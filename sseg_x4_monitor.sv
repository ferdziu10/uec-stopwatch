==> flow/design.v <==
`timescale 1ns / 1ps
module sseg_x4_monitor (
        input  wire         clk,      
        input  wire  [6:0]  sseg_ca,  
        input  wire  [3:0]  sseg_an,  
        output logic [15:0] sseg      
    );
    localparam SSEG_0 = 7'b1000000;
    localparam SSEG_1 = 7'b1111001;
    localparam SSEG_2 = 7'b0100100;
    localparam SSEG_3 = 7'b0110000;
    localparam SSEG_4 = 7'b0011001;
    localparam SSEG_5 = 7'b0010010;
    localparam SSEG_6 = 7'b0000010;
    localparam SSEG_7 = 7'b1111000;
    localparam SSEG_8 = 7'b0000000;
    localparam SSEG_9 = 7'b0010000;
    logic [3:0]  char;      
    logic [15:0] sseg_tmp;  
    initial begin
        sseg = 16'hxxxx;
    end
    always @(posedge clk) begin
        case(sseg_ca)
            SSEG_0: char  = 4'h0;
            SSEG_1: char  = 4'h1;
            SSEG_2: char  = 4'h2;
            SSEG_3: char  = 4'h3;
            SSEG_4: char  = 4'h4;
            SSEG_5: char  = 4'h5;
            SSEG_6: char  = 4'h6;
            SSEG_7: char  = 4'h7;
            SSEG_8: char  = 4'h8;
            SSEG_9: char  = 4'h9;
            default: char = 4'hx;
        endcase
        if( sseg_an[0] === 1'b0 ) sseg_tmp[3:0]   = char;
        if( sseg_an[1] === 1'b0 ) sseg_tmp[7:4]   = char;
        if( sseg_an[2] === 1'b0 ) sseg_tmp[11:8]  = char;
        if( sseg_an[3] === 1'b0 ) sseg_tmp[15:12] = char;
        if( sseg_an[3] === 1'b0 ) sseg            = sseg_tmp;
    end
endmodule
From RTL to reports: sseg_x4_monitor
What the tools print for sseg_x4_monitor, step after step.
Line numbers count from 1 in the design file above.
Operators: Yosys type, input widths -> output width; for muxes data width and select width s.
Library cell names are shortened.
{"block": "setup", "top_module": "sseg_x4_monitor", "clk_port": "clk", "cell_library": "sky130hd", "pvt_corner": "tt_025C_1v80"}

Word level
Counts by Yosys on the flattened word-level netlist (proc, flatten, opt, wreduce; memories kept). Register bits leave out memories and registers merged into their read ports (data or address). Print and check cells are left out. Cells with the same type and inputs are merged into one.
{"block": "classes", "eq_ne": 13, "mux": 5, "n_reduce_logical": 1}
{"block": "ops", "op": "$pmux 4 s10", "count": 1}
{"block": "ops", "op": "$eq 7x5->1 const B", "count": 3}
{"block": "ops", "op": "$eq 7x7->1 const B", "count": 3}
{"block": "ops", "op": "$mux 4", "count": 4}
{"block": "ops", "op": "$eq 7x6->1 const B", "count": 2}
{"block": "ops", "op": "$eq 7x2->1 const B", "count": 1}
{"block": "ops", "op": "$logic_not 7->1", "count": 1}
{"block": "ops", "op": "$eqx 1x1->1 const B", "count": 4}
{"block": "bits", "reg_bits": 32, "in_bits": 12, "out_inout_bits": 16, "wordCells": 21}

Logic depth
Longest topological path by Yosys (ltp), each cell counted once; first at word level (registers and memories cut), then after technology mapping (sequential cells cut; the memories' decode and read muxes count).
{"block": "depth", "ltp_word": 3, "abc_area": 0, "ltp_mapped": 3, "mapped_depth_nobuf": 3}

Mapped cells and area
The flow's flattened synthesis, as Yosys stat reports it; memories are mapped. The netlist is that of the ABC_AREA named above (0 if unset); the other value can give another one.
Totals and module areas in this step are rounded.
{"block": "mapped", "mapped_cells": 92, "synth_area_um2": 1220, "seq_area_um2": 801, "flip_flops": 32, "n_buf": 0}
{"block": "by_type", "cell_type": "edfxtp_1", "count": 16, "type_area_um2": 480.461}
{"block": "by_type", "cell_type": "dfxtp_1", "count": 16, "type_area_um2": 320.307}
{"block": "by_type", "cell_type": "nand2_1", "count": 14, "type_area_um2": 52.55}
{"block": "by_type", "cell_type": "o211ai_2", "count": 4, "type_area_um2": 50.048}
{"block": "by_type", "cell_type": "a21oi_1", "count": 7, "type_area_um2": 35.034}
{"block": "by_type", "cell_type": "o21ai_1", "count": 7, "type_area_um2": 35.034}
{"block": "by_type", "cell_type": "nor2b_1", "count": 4, "type_area_um2": 25.024}
{"block": "by_type", "cell_type": "nand3b_1", "count": 3, "type_area_um2": 22.522}
{"block": "by_type", "cell_type": "and4b_1", "count": 2, "type_area_um2": 20.019}
{"block": "by_type", "cell_type": "nand2b_1", "count": 3, "type_area_um2": 18.768}
{"block": "by_type", "cell_type": "nor3b_4", "count": 1, "type_area_um2": 18.768}
{"block": "by_type", "cell_type": "o21ai_2", "count": 2, "type_area_um2": 17.517}
{"block": "by_type", "cell_type": "a21oi_4", "count": 1, "type_area_um2": 16.266}
{"block": "by_type", "cell_type": "nor3_4", "count": 1, "type_area_um2": 16.266}
{"block": "by_type", "cell_type": "a2111oi_2", "count": 1, "type_area_um2": 15.014}
{"block": "by_type", "cell_type": "nor4b_2", "count": 1, "type_area_um2": 15.014}
{"block": "by_type", "cell_type": "and4b_4", "count": 1, "type_area_um2": 13.763}
{"block": "by_type", "cell_type": "a2bb2oi_1", "count": 1, "type_area_um2": 8.758}
Other cell types: 7; their cells: 7.

Path before layout
OpenSTA on the mapped netlist: ideal clock, no wires. The path of least setup slack (recovery checks aside). Input and output delay are each 20% of the period. Register names are those of the netlist, which keeps one name where synthesis merged equal registers.
{"block": "synth_timing", "path_kind": "input port to flip-flop", "startpoint": "input port sseg_an[3]", "endpoint": "register sseg[13]", "tclk_ps": 1060, "in_delay_ps": 212, "setup_ps": 155, "launch_ps": 212, "t_arrival_ps": 847, "t_required_ps": 905, "slack_ps": 58, "delay_ps": 790, "driving_pins": 3, "n_path_buf": 0, "synth_period_reached_ps": 1002}
"delay_ps" is the arrival time less input delay plus setup time.
"driving_pins" counts driving pins, that of a launching flip-flop among them; a cell with two outputs on the path counts twice.
"synth_period_reached_ps" = period - worst setup slack (recovery checks aside). The figure is calculated, with input and output delays left at 20% of the set period.
The rows between start and end are the longest chain of elaborated cells between them; the timing report does not say that the signal goes this way. Where chains are equally long, one stands for them.
Each line given opens the expression or statement behind the cell; cells for indexed reads and writes are added by Yosys, which also makes memories of some case tables.
{"block": "synth_between", "cell_sequence": "inv_1 > nand2_1 > o211ai_2", "elab_chain_len": 2, "cells_between": 2, "classes_between": "eq/ne (1); mux (1)"}
{"block": "synth_rtl", "element": "start, declared", "line": 5, "source": "input  wire  [3:0]  sseg_an,"}
{"block": "synth_rtl", "element": "$eqx 1x1->1", "line": 40, "source": "if( sseg_an[3] === 1'b0 ) sseg_tmp[15:12] = char;"}
{"block": "synth_rtl", "element": "$mux 4", "line": 40}
{"block": "synth_rtl", "element": "end, assigned", "line": 41, "source": "if( sseg_an[3] === 1'b0 ) sseg            = sseg_tmp;"}
{"block": "synth_rtl", "element": "end, declared", "line": 6, "source": "output logic [15:0] sseg"}

Path in the finished layout
Path of least setup slack in the final report of run 1 (OpenROAD, finished layout, wires in). Where an end is a register, its clock arrival counts in the times.
The path's times are printed in steps of 10 ps; the period is the one set.
{"block": "layout_timing", "path_kind": "flip-flop to output port", "startpoint": "register sseg[2]", "endpoint": "output port sseg[2]", "tclk_ps": 785, "out_delay_ps": 160, "launch_ps": 320, "t_arrival_ps": 840, "t_required_ps": 630, "slack_ps": -220, "driving_pins": 2, "n_path_buf": 1}
{"block": "layout_between", "cell_sequence": "edfxtp_1 > buf_2", "elab_chain_len": 0, "cells_between": 0, "lines_between": 0}
{"block": "layout_rtl", "element": "start, declared", "line": 6, "source": "output logic [15:0] sseg"}
{"block": "layout_rtl", "element": "start, assigned", "line": 41, "source": "if( sseg_an[3] === 1'b0 ) sseg            = sseg_tmp;"}
{"block": "layout_rtl", "element": "end, declared", "line": 6}

Subject: flow runs of sseg_x4_monitor

Hi,

Design sseg_x4_monitor on sky130hd. What follows are 2 stored runs of the flow, each under its own settings; their order means nothing. The constraints put input and output delay at 20% of the set period each and load the outputs with 0.01 pF.
"achieved_clock_period_ps": clock period set for the run, less the worst setup slack. It is reckoned from that one timing run; input and output delays stay at 20% of the period that was set.
"worst_path_allowed_less_slack_ps" = time allowed to the worst setup path (clock period - input delay - output delay, where it has them) - its slack; a late launch clock adds to it, a late capture clock takes from it.
"power.total_uw" rests on the timing tool's default activity at the inputs, not on a simulated workload.
"worst_path_allowed_less_slack_ps" is known to 10 ps.
Results are given in rounded form.

{"run": "run 1", "settings": { "period_ns": 0.785, "CORE_UTILIZATION": 36, "SETUP_SLACK_MARGIN": 0.06, "PLACE_DENSITY_LB_ADDON": 0.16, "CORE_ASPECT_RATIO": 1.06, "CORE_MARGIN": 10, "GPL_TIMING_DRIVEN": 0, "CTS_CLUSTER_DIAMETER": 29, "CAP_MARGIN": 15, "SLEW_MARGIN": 20 }, "results": { "achieved_clock_period_ps": 1001, "die_area_um2": 6120, "worst_path_allowed_less_slack_ps": 840, "worstPathKind": "flip-flop to output port", "fin_util_pct": 54.4, "final_stdcell_area_um2": 1750, "ws_setup_ps": -216, "synth_area_um2": 1220, "power.total_uw": 3120 }}
{"run": "run 2", "settings": { "period_ns": 1.25, "CORE_UTILIZATION": 35, "SETUP_SLACK_MARGIN": 0.27, "PLACE_DENSITY_LB_ADDON": 0.22, "CORE_ASPECT_RATIO": 1.84, "CELL_PAD_IN_SITES_GLOBAL_PLACEMENT": 2, "CELL_PAD_IN_SITES_DETAIL_PLACEMENT": 0, "TNS_END_PERCENT": 45, "ABC_AREA": 0, "MIN_ROUTING_LAYER": "met2", "MAX_ROUTING_LAYER": "met5", "CAP_MARGIN": 20, "CORE_MARGIN": 2, "SLEW_MARGIN": 20 }, "results": { "achieved_clock_period_ps": 1038, "die_area_um2": 4000, "worst_path_allowed_less_slack_ps": 790, "worstPathKind": "flip-flop to output port", "fin_util_pct": 53.1, "final_stdcell_area_um2": 1790, "ws_setup_ps": 212, "synth_area_um2": 1220, "power.total_uw": 2130 }}

Regards
